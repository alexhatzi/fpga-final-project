==> flow/design.v <==
module game_lives
(
   input wire clk, reset,
   input wire [9:0] x, y,                  
   input wire bm_hb_on, enemy_on, exp_on,  
   output wire gameover,                   
   output wire [11:0] background_rgb,       
   output wire [2:0] lives 
);
localparam INVISIBILITY_MAX = 150000000;   
reg  [27:0] invisibility_reg;
wire [27:0] invisibility_next;
always @(posedge clk, posedge reset)
	if(reset)
		invisibility_reg <= 0;
   else 
	   invisibility_reg <= invisibility_next;
assign invisibility_next =                                   (invisibility_reg == INVISIBILITY_MAX) ?                    0 :
                           (invisibility_reg > 0) & (invisibility_reg < INVISIBILITY_MAX)           ? invisibility_reg + 1 :
							invisibility_reg == 0  & ((exp_on & bm_hb_on) | (enemy_on & bm_hb_on))  ? 1 : invisibility_reg; 
reg  [2:0] lives_reg;
wire [2:0] lives_next;
always @(posedge clk, posedge reset)
	if(reset)
		lives_reg <= 5;
   else 
	   lives_reg <= lives_next;
assign lives_next = invisibility_reg == 1 & lives_reg > 0 ? lives_reg - 1 : lives_reg;
assign gameover = lives_reg == 0;
assign background_rgb = lives_reg == 5 ? 12'b101000000000 : 
                        lives_reg == 4 ? 12'b100000000000 : 
						lives_reg == 3 ? 12'b011000000000 : 
						lives_reg == 2 ? 12'b010000000000 : 
						lives_reg == 1 ? 12'b001000000000 : 12'd0;
assign lives = lives_reg ; 
endmodule
[From RTL to reports: game_lives]
The steps from the RTL of game_lives to its reports follow in flow order.
Line numbers count from 1 in the design file above.
Library cell names are shortened.
A cell with - has no value.
Set-up
  top module: game_lives
  clock input: clk
  library: sky130hd
  library corner: tt_025C_1v80

[Word-level counts]
Yosys after proc, flatten, opt, wreduce and memory -nomap, before mapping. Memory bits, and registers merged into a memory's read port (data or address), are not among the register bits. Print and check cells are not counted. Equal cells are merged and count once.
Operators by class
  add/subtract/negate cells: 2
  bitwise logic cells: 6
  reductions and logical operators: 3
  magnitude comparators: 3
  eq/ne operators: 7
  multiplexer cells: 8
Operators with widths (count)
  28-bit 2-to-1 mux: 3
  28-bit by 1-bit adder with 28-bit output (second input constant): 1
  28-bit by 1-bit greater-than comparator with 1-bit output (second input constant): 1
  28-bit by 1-bit == test with 1-bit output (second input constant): 1
  28-bit less-than comparator (second input constant): 1
  28-bit == test (second input constant): 1
  28-bit logical NOT: 1
  12-bit 2-to-1 mux: 2
  11-bit 2-to-1 mux: 2
  10-bit 2-to-1 mux: 1
  3-bit by 2-bit == test with 1-bit output (second input constant): 2
  3-bit == test (second input constant): 2
  1-bit AND: 5
  3-bit by 1-bit subtractor with 3-bit output (second input constant): 1
  3-bit by 1-bit greater-than comparator with 1-bit output (second input constant): 1
  3-bit by 1-bit == test with 1-bit output (second input constant): 1
  3-bit logical NOT: 1
  3-bit nonzero test: 1
  1-bit bitwise OR: 1
Storage and ports
  register bits after elaboration: 31
  word-level cells: 31

[Depth]
Longest topological path by Yosys (ltp), each cell counted once; first at word level (registers and memories cut), then after technology mapping (sequential cells cut; the memories' decode and read muxes count).
Depth
  depth in word-level cells: 6
  ABC_AREA: 0
  depth in mapped cells: 9

[Mapped cells and area]
The flow's flattened synthesis, as Yosys stat reports it; memories are mapped. The netlist is that of the ABC_AREA named above (0 if unset); the other value can give another one.
Synthesis totals
  synthesis area: 2138.3 um2
  mapped cells: 240
  buffers: 20
  flip-flop cells: 31
Cell types (count)
  dfrtp_1: 29
  and3_1: 17
  ha_1: 8
  nor3_1: 20
  a211o_2: 9
  buf_4: 9
  nor2_1: 18
  nand2_1: 17
  dfstp_2: 2
  nand3_1: 10
  nand4_1: 8
  a211o_1: 5
  inv_1: 10
  xnor2_1: 4
  a221o_2: 3
  nor4_1: 5
  or2_2: 5
  a21oi_1: 6
Other cell types: 28; their cells: 55.

[Timing after synthesis]
OpenSTA on the mapped netlist: ideal clock, no wires. The path of least setup slack (recovery checks aside). Input and output delay are each 20% of the period. Register names are those of the netlist, which keeps one name where synthesis merged equal registers.
Timing after synthesis
  path kind: reg2reg
  from: reg invisibility_reg[24]
  to: reg invisibility_reg[21]
  stages on the path: 8
  arrival time: 2293 ps
  slack: 111 ps
  path delay: 2419 ps
  setup time: 126 ps
  period: 2530 ps
  data required time: 2404 ps
  buffers on the path: 1
  period reached after synthesis: 2419 ps
"path delay" = arrival - input delay + setup time.
"stages on the path" counts driving pins, that of a launching flip-flop among them; a cell with two outputs on the path counts twice.
"period reached after synthesis" is the clock period less the worst setup slack; recovery checks do not enter. This is arithmetic on one report: input and output delays are still those of the set period (20% each).
The rows between start and end are the longest chain of elaborated cells between them; the timing report does not say that the signal goes this way. Where chains are equally long, one stands for them.
A line is the first line of the expression or statement that the cell stems from. Yosys adds cells for indexed reads and writes and turns some case tables into memories.
Between the ends, after synthesis
  path through: dfrtp_1 or4_4 or4_4 o21ai_2 a21boi_2 a21o_4 buf_6 a221o_1
  length of the longest elaborated chain: 5
  elaborated cells between the ends (all ways): 10
  RTL lines with such cells: 3
RTL lines, path after synthesis
  from (decl): line 11  | reg  [27:0] invisibility_reg;
  from (assign): line 15  | invisibility_reg <= 0;
  from (assign): line 17  | invisibility_reg <= invisibility_next;
  28-bit logical NOT: line 20  | invisibility_reg == 0 & ((exp_on & bm_hb_on) | (enemy_on & bm_hb_on)) ? 1 : invisibility_reg;
  1-bit AND: line 20
  28-bit 2-to-1 mux: line 20
  28-bit 2-to-1 mux: line 19  | (invisibility_reg > 0) & (invisibility_reg < INVISIBILITY_MAX)           ? invisibility_reg + 1 :
  28-bit 2-to-1 mux: line 18  | assign invisibility_next =                                   (invisibility_reg == INVISIBILITY_MAX) ? ...
  to (assign): line 15
  to (assign): line 17
  to (decl): line 11

[Path in the finished layout]
Path of least setup slack in the final report of stored run 1 (OpenROAD, finished layout, wires in). Where an end is a register, its clock arrival counts in the times.
The path's times are printed in steps of 10 ps; the period is the one set.
Timing after layout
  path kind: reg2reg
  from: reg invisibility_reg[24]
  to: reg invisibility_reg[11]
  arrival time: 2670 ps
  data required time: 2770 ps
  period: 2540 ps
  slack: 110 ps
  buffers on the path: 0
  setup time: 100 ps
  stages on the path: 7
The rows between start and end are the longest chain of elaborated cells between them; the timing report does not say that the signal goes this way. Where chains are equally long, one stands for them.
Between the ends, after layout
  path through: dfrtp_1 or4_4 or4_4 o21ai_2 a21boi_2 a21o_4 a221o_2
  length of the longest elaborated chain: 5
  elaborated cells between the ends (all ways): 10
  RTL lines with such cells: 3
RTL lines, path after layout
  from (decl): line 11  | reg  [27:0] invisibility_reg;
  from (assign): line 15  | invisibility_reg <= 0;
  from (assign): line 17  | invisibility_reg <= invisibility_next;
  28-bit logical NOT: line 20  | invisibility_reg == 0 & ((exp_on & bm_hb_on) | (enemy_on & bm_hb_on)) ? 1 : invisibility_reg;
  1-bit AND: line 20
  28-bit 2-to-1 mux: line 20
  28-bit 2-to-1 mux: line 19  | (invisibility_reg > 0) & (invisibility_reg < INVISIBILITY_MAX)           ? invisibility_reg + 1 :
  28-bit 2-to-1 mux: line 18  | assign invisibility_next =                                   (invisibility_reg == INVISIBILITY_MAX) ? ...
  to (assign): line 15
  to (assign): line 17
  to (decl): line 11

Hand-over note for game_lives

Design game_lives on sky130hd. What follows are 2 stored runs of the flow, each under its own settings; their order means nothing. The constraints put input and output delay at 20% of the set period each and load the outputs with 0.01 pF.
By "achieved clock period" is meant the clock period of the run minus its worst setup slack. This is arithmetic on one report: input and output delays are still those of the set period (20% each).
"power consumption" rests on the timing tool's default activity at the inputs, not on a simulated workload.

==> stored run 1: settings <==
{ "period_ns": 2.54, "CORE_UTILIZATION": 62, "SETUP_SLACK_MARGIN": 0.09, "PLACE_DENSITY": 0.79, "CORE_MARGIN": 5, "TNS_END_PERCENT": 60, "GPL_TIMING_DRIVEN": 1, "CTS_CLUSTER_DIAMETER": 101, "CAP_MARGIN": 20, "SLEW_MARGIN": 20 }
==> stored run 1: results <==
post-synthesis cell area: 2138.3 um2
utilization after layout: 74.7 %
smallest setup slack: 106 ps
die area: 4723.1 um2
standard-cell area after layout: 2492.4 um2
power consumption: 935.9 uW
post-route setup TNS: 0 ps
lowest hold slack: 528 ps
achieved clock period: 2434 ps

==> stored run 2: settings <==
{ "period_ns": 2.27, "CORE_UTILIZATION": 70, "SETUP_SLACK_MARGIN": 0.6, "PLACE_DENSITY": 0.92, "CORE_ASPECT_RATIO": 0.53, "ABC_AREA": 0, "GPL_TIMING_DRIVEN": 1, "CTS_CLUSTER_SIZE": 93, "CTS_CLUSTER_DIAMETER": 22, "CAP_MARGIN": 25, "MAX_ROUTING_LAYER": "met4", "CORE_MARGIN": 2, "SLEW_MARGIN": 20 }
==> stored run 2: results <==
not finished: routing ended with error DPL-0038

End of note.
